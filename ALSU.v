==> flow/design.v <==
interface alsu_inter(clk);
    input clk;
    logic rst, cin, red_op_A, red_op_B, bypass_A, bypass_B, direction, serial_in;
    logic [2:0] opcode;
    logic signed [2:0] A, B;
    logic [15:0] leds;
    logic signed [5:0] out;
    modport DUT (
    input clk,rst, cin, red_op_A, red_op_B, bypass_A, bypass_B, direction, serial_in,opcode,A,B,
    output leds,out
    );
endinterface  
module ALSU(A, B, cin, serial_in, red_op_A, red_op_B, opcode, bypass_A, bypass_B, clk, rst, direction, leds, out);
parameter INPUT_PRIORITY = "A";
parameter FULL_ADDER = "ON";
input clk, rst, cin, red_op_A, red_op_B, bypass_A, bypass_B, direction, serial_in;
input [2:0] opcode;
input signed [2:0] A, B;
output reg [15:0] leds;
output  reg signed [5:0] out;
reg red_op_A_reg, red_op_B_reg, bypass_A_reg, bypass_B_reg, direction_reg, serial_in_reg;
reg signed [1:0] cin_reg;
reg [2:0] opcode_reg;
reg signed [2:0] A_reg, B_reg;
wire invalid_red_op, invalid_opcode, invalid;
assign invalid_red_op = (red_op_A_reg | red_op_B_reg) & (opcode_reg[1] | opcode_reg[2]);
assign invalid_opcode = opcode_reg[1] & opcode_reg[2];
assign invalid = invalid_red_op | invalid_opcode;
always @(posedge clk or posedge rst) begin
  if(rst) begin
     cin_reg <= 0;
     red_op_B_reg <= 0;
     red_op_A_reg <= 0;
     bypass_B_reg <= 0;
     bypass_A_reg <= 0;
     direction_reg <= 0;
     serial_in_reg <= 0;
     opcode_reg <= 0;
     A_reg <= 0;
     B_reg <= 0;
  end else begin
     cin_reg <= cin;
     red_op_B_reg <= red_op_B;
     red_op_A_reg <= red_op_A;
     bypass_B_reg <= bypass_B;
     bypass_A_reg <= bypass_A;
     direction_reg <= direction;
     serial_in_reg <= serial_in;
     opcode_reg <= opcode;
     A_reg <= A;
     B_reg <= B;
  end
end
always @(posedge clk or posedge rst) begin
  if(rst) begin
     leds <= 0;
  end else begin
      if (invalid)
        leds <= ~leds;
      else
        leds <= 0;
  end
end
always @(posedge clk or posedge rst) begin
  if(rst) begin
    out <= 0;
  end
  else begin
     if (bypass_A_reg && bypass_B_reg)
      out <= (INPUT_PRIORITY == "A")? A_reg: B_reg;
    else if (bypass_A_reg)
      out <= A_reg;
    else if (bypass_B_reg)
      out <= B_reg;
    else if (invalid) 
        out <= 0;
    else begin
        case (opcode_reg) 
          3'h0: begin 
            if (red_op_A_reg && red_op_B_reg)
              out = (INPUT_PRIORITY == "A")? |A_reg: |B_reg;  
            else if (red_op_A_reg) 
              out <= |A_reg;
            else if (red_op_B_reg)
              out <= |B_reg;
            else 
              out <= A_reg | B_reg;
          end
          3'h1: begin
            if (red_op_A_reg && red_op_B_reg)
              out <= (INPUT_PRIORITY == "A")? ^A_reg: ^B_reg; 
            else if (red_op_A_reg) 
              out <= ^A_reg;
            else if (red_op_B_reg)
              out <= ^B_reg;
            else 
              out <= A_reg ^ B_reg;
          end
          3'h2: out <= (FULL_ADDER=="ON")?A_reg + B_reg+cin_reg:A_reg+B_reg;  
          3'h3: out <= A_reg * B_reg;
          3'h4: begin
            if (direction_reg)
              out <= {out[4:0], serial_in_reg};
            else
              out <= {serial_in_reg, out[5:1]};
          end
          3'h5: begin
            if (direction_reg)
              out <= {out[4:0], out[5]};
            else
              out <= {out[0], out[5:1]};
          end
          default : out<=0;  
        endcase
    end 
  end
end
endmodule
Step by step through the tools: ALSU --
The steps from the RTL of ALSU to its reports follow in flow order. Line numbers count from 1 in the design file above. Operators: Yosys type, input widths -> output width; for muxes data width and select width s. Cell names lack the library's common part. A cell with - has no value.
Design: top ALSU, clock port clk, cell library sky130hd, timing corner tt_025C_1v80

After elaboration --
Counts by Yosys on the flattened word-level netlist (proc, flatten, opt, wreduce; memories kept). Register bits leave out memories and registers merged into their read ports (data or address); mux counts leave out enables and synchronous resets folded into registers. Print and check cells are left out. Cells with the same type and inputs are merged into one.
Storage and ports: register bits after elaboration 38, bits in latches 0, RAM bits 0, ROM bits 0, word width x clocked read ports 0, memories 0, input bits 18, output and inout bits 22, cells after elaboration 49
Cells by class: $add $sub $neg 2, multiply operators 1, div/mod/pow operators 0, $lt $le $gt $ge 0, equality and inequality tests 5, shift operators 0, muxes and demuxes 14, bitwise gates (word level) 8, reduce/logical cells 7
Operators by type and width (count):
- $mux 6 | 12
- $pmux 6 s6 | 1
- $mul 3x3->6 | 1
- $not 16->16 | 1
- $mux 16 | 1
- $eq 3x2->1 const B | 2
- $eq 3x3->1 const B | 2
- $reduce_or 3->1 | 2
- $reduce_xor 3->1 | 2
- $add 4x2->5 | 1
- $add 3x3->4 | 1
- $or 1x1->1 | 3
- $eq 3x1->1 const B | 1
- $or 3x3->3 | 1
- $xor 3x3->3 | 1
- $logic_not 3->1 | 1
- $and 1x1->1 | 2
- $logic_and 1x1->1 | 2

Longest topological paths --
Longest topological path by Yosys (ltp), each cell counted once; first at word level (registers and memories cut), then after technology mapping (sequential cells cut; the memories' decode and read muxes count).
Depth: depth after elaboration 9, ABC_AREA 0, depth in mapped cells 12

Synthesis result --
The flow's flattened synthesis, as Yosys stat reports it; memories are mapped. The netlist is that of the ABC_AREA named above (0 if unset); the other value can give another one.
Cell types:
- dfrtp_1 | count 38, total area 950.912 um2
- ha_1 | count 14, total area 175.168 um2
- fa_1 | count 8, total area 160.154 um2
- nor2_1 | count 26, total area 97.594 um2
- mux2i_1 | count 7, total area 70.067 um2
- inv_1 | count 16, total area 60.058 um2
- a211oi_1 | count 5, total area 37.536 um2
- a21oi_1 | count 6, total area 30.029 um2
- nand2_1 | count 8, total area 30.029 um2
- mux2_2 | count 2, total area 22.522 um2
- o31ai_1 | count 3, total area 22.522 um2
- xnor3_1 | count 1, total area 22.522 um2
- a31oi_1 | count 3, total area 18.768 um2
- xnor2_1 | count 2, total area 17.517 um2
- a21oi_4 | count 1, total area 16.266 um2
- a221oi_2 | count 1, total area 15.014 um2
- nor2b_1 | count 2, total area 12.512 um2
- o22ai_1 | count 2, total area 12.512 um2
Other cell types: 27; their cells: 31.
Synthesis totals: standard cells after synthesis 176, synthesis area 1993.2 um2, area of sequential cells 950.9 um2, mapped flip-flops 38, buffer cells 4

Timing after synthesis --
OpenSTA on the mapped netlist: ideal clock, no wires. The path of least setup slack (recovery checks aside). Input and output delay are each 20% of the period. Register names are those of the netlist, which keeps one name where synthesis merged equal registers.
Timing after synthesis: kind reg2reg, start point register A_reg[2], end point register out[5], period 3.43 ns, library setup time 0.094 ns, launch time at the first pin 0.000 ns, arrival 3.118 ns, required time 3.336 ns, slack 0.218 ns, path delay 3.212 ns, driving pins on the path 11, buffers on the path 0, period reached after synthesis 3.212 ns
"path delay" is the arrival time less input delay plus setup time. "driving pins on the path": output pins that drive a net of the path, with the launching flip-flop's if there is one; two outputs of one cell count as two. "period reached after synthesis" is the clock period less the worst setup slack; recovery checks do not enter. This is arithmetic on one report: input and output delays are still those of the set period (20% each). The rows between start and end are the longest chain of elaborated cells between them; the timing report does not say that the signal goes this way. Where chains are equally long, one stands for them. A line is the first line of the expression or statement that the cell stems from. Yosys adds cells for indexed reads and writes and turns some case tables into memories. At most two assigning lines are given for a register; there are more.
Between the ends, after synthesis: cell sequence dfrtp_1 -> nand2_1 -> fa_1 -> inv_1 -> ha_1 -> ha_1 -> fa_1 -> xnor3_1 -> xnor2_1 -> or3b_1 -> a221oi_2, length of the longest elaborated chain 9
Ends and longest elaborated chain, after synthesis:
- start: declaration | RTL line 24 | reg signed [2:0] A_reg, B_reg;
- start: assignment | RTL line 39 | A_reg <= 0;
- start: assignment | RTL line 50 | A_reg <= A;
- $xor 3x3->3 | RTL line 97 | out <= A_reg ^ B_reg;
- $mux 6 | RTL line 94 | else if (red_op_B_reg)
- $mux 6 | RTL line 92 | else if (red_op_A_reg)
- $mux 6 | RTL line 90 | if (red_op_A_reg && red_op_B_reg)
- $pmux 6 s6 | RTL line 78 | case (opcode_reg)
- $mux 6 | RTL line 75 | else if (invalid)
- $mux 6 | RTL line 73 | else if (bypass_B_reg)
- $mux 6 | RTL line 71 | else if (bypass_A_reg)
- $mux 6 | RTL line 69 | if (bypass_A_reg && bypass_B_reg)
- end: assignment | RTL line 70 | out <= (INPUT_PRIORITY == "A")? A_reg: B_reg;
- end: assignment | RTL line 72 | out <= A_reg;
- end: declaration | RTL line 20 | output  reg signed [5:0] out;

Timing after layout --
From the final timing report of run A: the path of least setup slack in the routed layout; clock arrival at registers is part of the times.
Timing after layout: kind reg2reg, start point register B_reg[1], end point register out[5], period 2.18 ns, library setup time 0.09 ns, launch time at the first pin 0.28 ns, arrival 3.07 ns, required time 2.38 ns, slack -0.70 ns, driving pins on the path 12, buffers on the path 0
The rows between start and end are the longest chain of elaborated cells between them; the timing report does not say that the signal goes this way. Where chains are equally long, one stands for them. At most two assigning lines are given for a register; there are more.
Between the ends, after layout: cell sequence dfrtp_1 -> ha_2 -> inv_2 -> fa_1 -> fa_2 -> inv_2 -> ha_4 -> fa_2 -> xnor3_1 -> xnor2_1 -> or3b_1 -> a221oi_2, length of the longest elaborated chain 7
Ends and longest elaborated chain, after layout:
- start: declaration | RTL line 24 | reg signed [2:0] A_reg, B_reg;
- start: assignment | RTL line 40 | B_reg <= 0;
- start: assignment | RTL line 51 | B_reg <= B;
- $add 3x3->4 | RTL line 99 | 3'h2: out <= (FULL_ADDER=="ON")?A_reg + B_reg+cin_reg:A_reg+B_reg;
- $add 4x2->5 | RTL line 99
- $pmux 6 s6 | RTL line 78 | case (opcode_reg)
- $mux 6 | RTL line 75 | else if (invalid)
- $mux 6 | RTL line 73 | else if (bypass_B_reg)
- $mux 6 | RTL line 71 | else if (bypass_A_reg)
- $mux 6 | RTL line 69 | if (bypass_A_reg && bypass_B_reg)
- end: assignment | RTL line 70 | out <= (INPUT_PRIORITY == "A")? A_reg: B_reg;
- end: assignment | RTL line 72 | out <= A_reg;
- end: declaration | RTL line 20 | output  reg signed [5:0] out;

Subject: ALSU on sky130hd, stored results

Hello all,

Settings and measured results of 2 stored flow runs for module ALSU (sky130hd), not sorted in any way. The constraints put input and output delay at 20% of the set period each and load the outputs with 0.01 pF.
"achieved clock period" is the run's clock period less its worst setup slack. It is reckoned from that one timing run; input and output delays stay at 20% of the period that was set.
"worst setup path time" means the part of the period allowed to the worst setup path (the constraints hold back 20% at inputs and 20% at outputs) less its slack; where the path has registers, the arrival times of their clocks count too.
"power": no workload was simulated; the value follows from the tool's default switching activity.
[run A] settings: period_ns=2.18, CAP_MARGIN=20, CORE_MARGIN=2, CORE_UTILIZATION=40, SLEW_MARGIN=20
[run A] result: chip area after synthesis (Yosys) 1993.2 um2, die area 5563.7 um2, standard-cell area of the final layout 2808.9 um2, utilization 59.1 %, worst setup slack after layout -0.697 ns, total negative slack -1.600 ns, worst hold slack 0.424 ns, power 1978 µW, achieved clock period 2.877 ns, worst setup path time 2.88 ns, worst setup path kind reg2reg
[run B] settings: period_ns=4.08, CORE_UTILIZATION=55, SETUP_SLACK_MARGIN=0.71, CORE_ASPECT_RATIO=1.06, CORE_MARGIN=6, GPL_TIMING_DRIVEN=0, GPL_ROUTABILITY_DRIVEN=1, MIN_ROUTING_LAYER=met1, CAP_MARGIN=20, SLEW_MARGIN=20
[run B] result: chip area after synthesis (Yosys) 1993.2 um2, die area 5213.4 um2, standard-cell area of the final layout 2568.7 um2, utilization 77.6 %, worst setup slack after layout 0.860 ns, total negative slack 0.000 ns, worst hold slack 0.426 ns, power 919.1 µW, achieved clock period 3.220 ns, worst setup path time 3.22 ns, worst setup path kind reg2reg

Thanks
